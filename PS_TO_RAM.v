==> flow/design.v <==
`timescale 1ns / 1ps
module PS_TO_RAM(
    input clk,
    input rst,
    input en,  
    input [23:0]VoltageData,  
    input [8:0]Phi_number,  
    output reg Send,
    output RAMWrClk,
    output reg RAMWrEn, 
    output reg[8:0]RAMWrADD,
    output reg[23:0]RAMWrData
     );
    assign RAMWrClk = clk;
    parameter IDEL = 3'b001;
    parameter READ = 3'b010;
    parameter DOWN = 3'b100;
    reg status;
    reg [2:0]state_receive;
    reg [8:0]cnt;
    always@(posedge clk or negedge rst)begin
        if(!rst)begin
            state_receive <= IDEL;
            RAMWrADD <= 9'd0;
            RAMWrData <= 24'd0;
            status <= 1'b0;
            Send <= 1'b0;
            RAMWrEn <= 1'b0;
            cnt <= 9'd0;
        end
        else begin
            case(state_receive)
            IDEL:begin
                status <= 1'b0;
                RAMWrEn <= 1'b0;
                cnt <= 9'd0;
                if(en)begin
                    Send <= 1'b0;
                    state_receive <= READ;
                    RAMWrData <= VoltageData;
                    RAMWrADD <= Phi_number;
                    RAMWrEn <= 1'b1;
                    cnt <= cnt + 1'b1;
                end
                else begin
                    state_receive <= state_receive;
                    RAMWrData <= 24'd0;
                    RAMWrADD <= 9'd0;
                end
            end
            READ:begin
                status <= 1'b1;
                RAMWrADD <= Phi_number;
                RAMWrData <= VoltageData;
                RAMWrEn <= 1'b1;
                cnt <= cnt + 1'b1;
                if(cnt == 9'd480)begin
                    Send <= 1'b1;
                    state_receive <= DOWN;
                end
                else begin
                    Send <= 1'b0;
                    state_receive <= state_receive;
                end
            end
            DOWN:begin
                RAMWrEn <= 1'b0;
                state_receive <= IDEL;
            end
            default:state_receive <= IDEL;
            endcase
        end
    end
endmodule
# Tool chain data of PS_TO_RAM
# Tool output for the design above, in the order of the flow.
# Line numbers count from 1 in the design file above.
# Operators: Yosys type, input widths -> output width; for muxes data width and select width s.
setup:
  design: "PS_TO_RAM"
  clk_port: "clk"
  lib: "sky130hd"
  lib_corner: "tt_025C_1v80"

# Word-level counts
# Yosys after proc, flatten, opt, wreduce and memory -nomap, before mapping. Memory bits, and registers merged into a memory's read port (data or address), are not among the register bits. Print and check cells are not counted. Equal cells are merged and count once.
bits:
  ram_bits: 0
  n_memories: 0
  clocked_rd_ports_x_width: 0
  reg_bits: 47
  latch_bits: 0
  rom_bits: 0
classes:
  reduce_and_logical: 4
  equal: 6
  mul: 0
  n_div: 0
  add_sub_neg: 1
  muxes: 14
  shift: 0
  bitwise: 0
  n_cmp: 0
op_table:
  columns: ["op", "n"]
  rows:
  - ["$pmux 24 s2", 1]
  - ["$pmux 9 s2", 2]
  - ["$mux 24", 1]
  - ["$mux 9", 2]
  - ["$add 9x1->9 const B", 1]
  - ["$eq 9x9->1 const B", 1]
  - ["$pmux 3 s2", 1]
  - ["$mux 3", 2]
  - ["$ne 2x2->1 const B", 2]
  - ["$reduce_and 2->1", 2]
  - ["$eq 3x1->1 const B", 1]
  - ["$eq 3x2->1 const B", 1]
  - ["$eq 3x3->1 const B", 1]
  - ["$reduce_bool 3->1", 1]
  - ["$pmux 1 s3", 1]
  - ["$mux 1", 3]
  - ["$reduce_bool 2->1", 1]
  - ["$pmux 1 s2", 1]

# Logic depth
# Longest topological path by Yosys (ltp), each cell counted once; first at word level (registers and memories cut), then after technology mapping (sequential cells cut; the memories' decode and read muxes count).
logic_depth:
  word_depth: 3
  abc_area: 0
  mapped_depth: 5
  ltp_nobuf: 5

# Netlist
# Yosys stat after the flow's synthesis: flattened, memories mapped to cells. It holds for the ABC_AREA given above (unset counts as 0); a run with the other value may have another netlist.
# Totals and module areas in this step are rounded.
types:
  columns: ["cell_type", "n", "area_total_um2"]
  rows:
  - ["sky130_fd_sc_hd__dfrtp_1", 46, 1.15E+03]
  - ["sky130_fd_sc_hd__a22o_1", 35, 306.544]
  - ["sky130_fd_sc_hd__clkbuf_1", 7, 26.275]
  - ["sky130_fd_sc_hd__dfstp_2", 1, 26.275]
  - ["sky130_fd_sc_hd__inv_1", 7, 26.275]
  - ["sky130_fd_sc_hd__nand2_1", 7, 26.275]
  - ["sky130_fd_sc_hd__ha_1", 2, 25.024]
  - ["sky130_fd_sc_hd__nand3_1", 5, 25.024]
  - ["sky130_fd_sc_hd__o211ai_1", 3, 22.522]
  - ["sky130_fd_sc_hd__or4_1", 3, 22.522]
  - ["sky130_fd_sc_hd__o21ai_1", 4, 20.019]
  - ["sky130_fd_sc_hd__a21oi_1", 3, 15.014]
  - ["sky130_fd_sc_hd__nor2_1", 4, 15.014]
  - ["sky130_fd_sc_hd__o21ai_0", 3, 15.014]
  - ["sky130_fd_sc_hd__or4b_4", 1, 13.763]
  - ["sky130_fd_sc_hd__nand4_1", 2, 12.512]
  - ["sky130_fd_sc_hd__nor2b_1", 2, 12.512]
  - ["sky130_fd_sc_hd__o31ai_2", 1, 12.512]
# Not listed: further types 9, cells in them 10.
mapped:
  n_buf: 9
  mapped_cells: 146
  mapped_area_um2: 1840
  ff_cells: 47

# Settings and measured results of 2 stored flow runs for module PS_TO_RAM (sky130hd), not sorted in any way. The constraints put input and output delay at 20% of the set period each and load the outputs with 0.01 pF.
# "period_reached_ns" means the clock period less the worst setup slack. The figure is calculated, with input and output delays left at 20% of the set period.
# "worst_path_allowed_less_slack_ns": the worst setup path's part of the clock period (all of it between registers, 20% less for each end at a port) less its slack. A launch clock that arrives late makes it longer, a capture clock that arrives late makes it shorter.
# "power_total_w": no workload was simulated; the value follows from the tool's default switching activity.
# Measured values are rounded.
runs:
  - name: "run A"
    settings:
      period_ns: 1.27
      CAP_MARGIN: 20
      CORE_MARGIN: 2
      CORE_UTILIZATION: 40
      SLEW_MARGIN: 20
    results:
      finish.stdcell_area_um2: 3040
      period_reached_ns: 1.498
      worst_path_allowed_less_slack_ns: 1.50
      worst_setup_path_type: "reg-to-reg"
      tns_ns: -4.94
      setup_worst_slack_ns: -0.228
      power_total_w: 0.00299
      ys_area_um2: 1840
      util_frac: 0.694
      die_footprint_um2: 5170
  - name: "run B"
    settings:
      period_ns: 0.91
      CORE_UTILIZATION: 20
      SETUP_SLACK_MARGIN: -0.07
      PLACE_DENSITY: 0.91
      HOLD_SLACK_MARGIN: 0.2
      CELL_PAD_IN_SITES_DETAIL_PLACEMENT: 1
      TNS_END_PERCENT: 60
      ABC_AREA: 1
      GPL_ROUTABILITY_DRIVEN: 0
      CTS_CLUSTER_DIAMETER: 90
      CAP_MARGIN: 20
      SLEW_MARGIN: 35
      MAX_ROUTING_LAYER: "met5"
      CORE_MARGIN: 2
    results:
      finish.stdcell_area_um2: 3530
      period_reached_ns: 1.204
      worst_path_allowed_less_slack_ns: 1.20
      worst_setup_path_type: "reg-to-reg"
      tns_ns: -20.4
      setup_worst_slack_ns: -0.294
      power_total_w: 0.00485
      ys_area_um2: 1920
      util_frac: 0.381
      die_footprint_um2: 10400
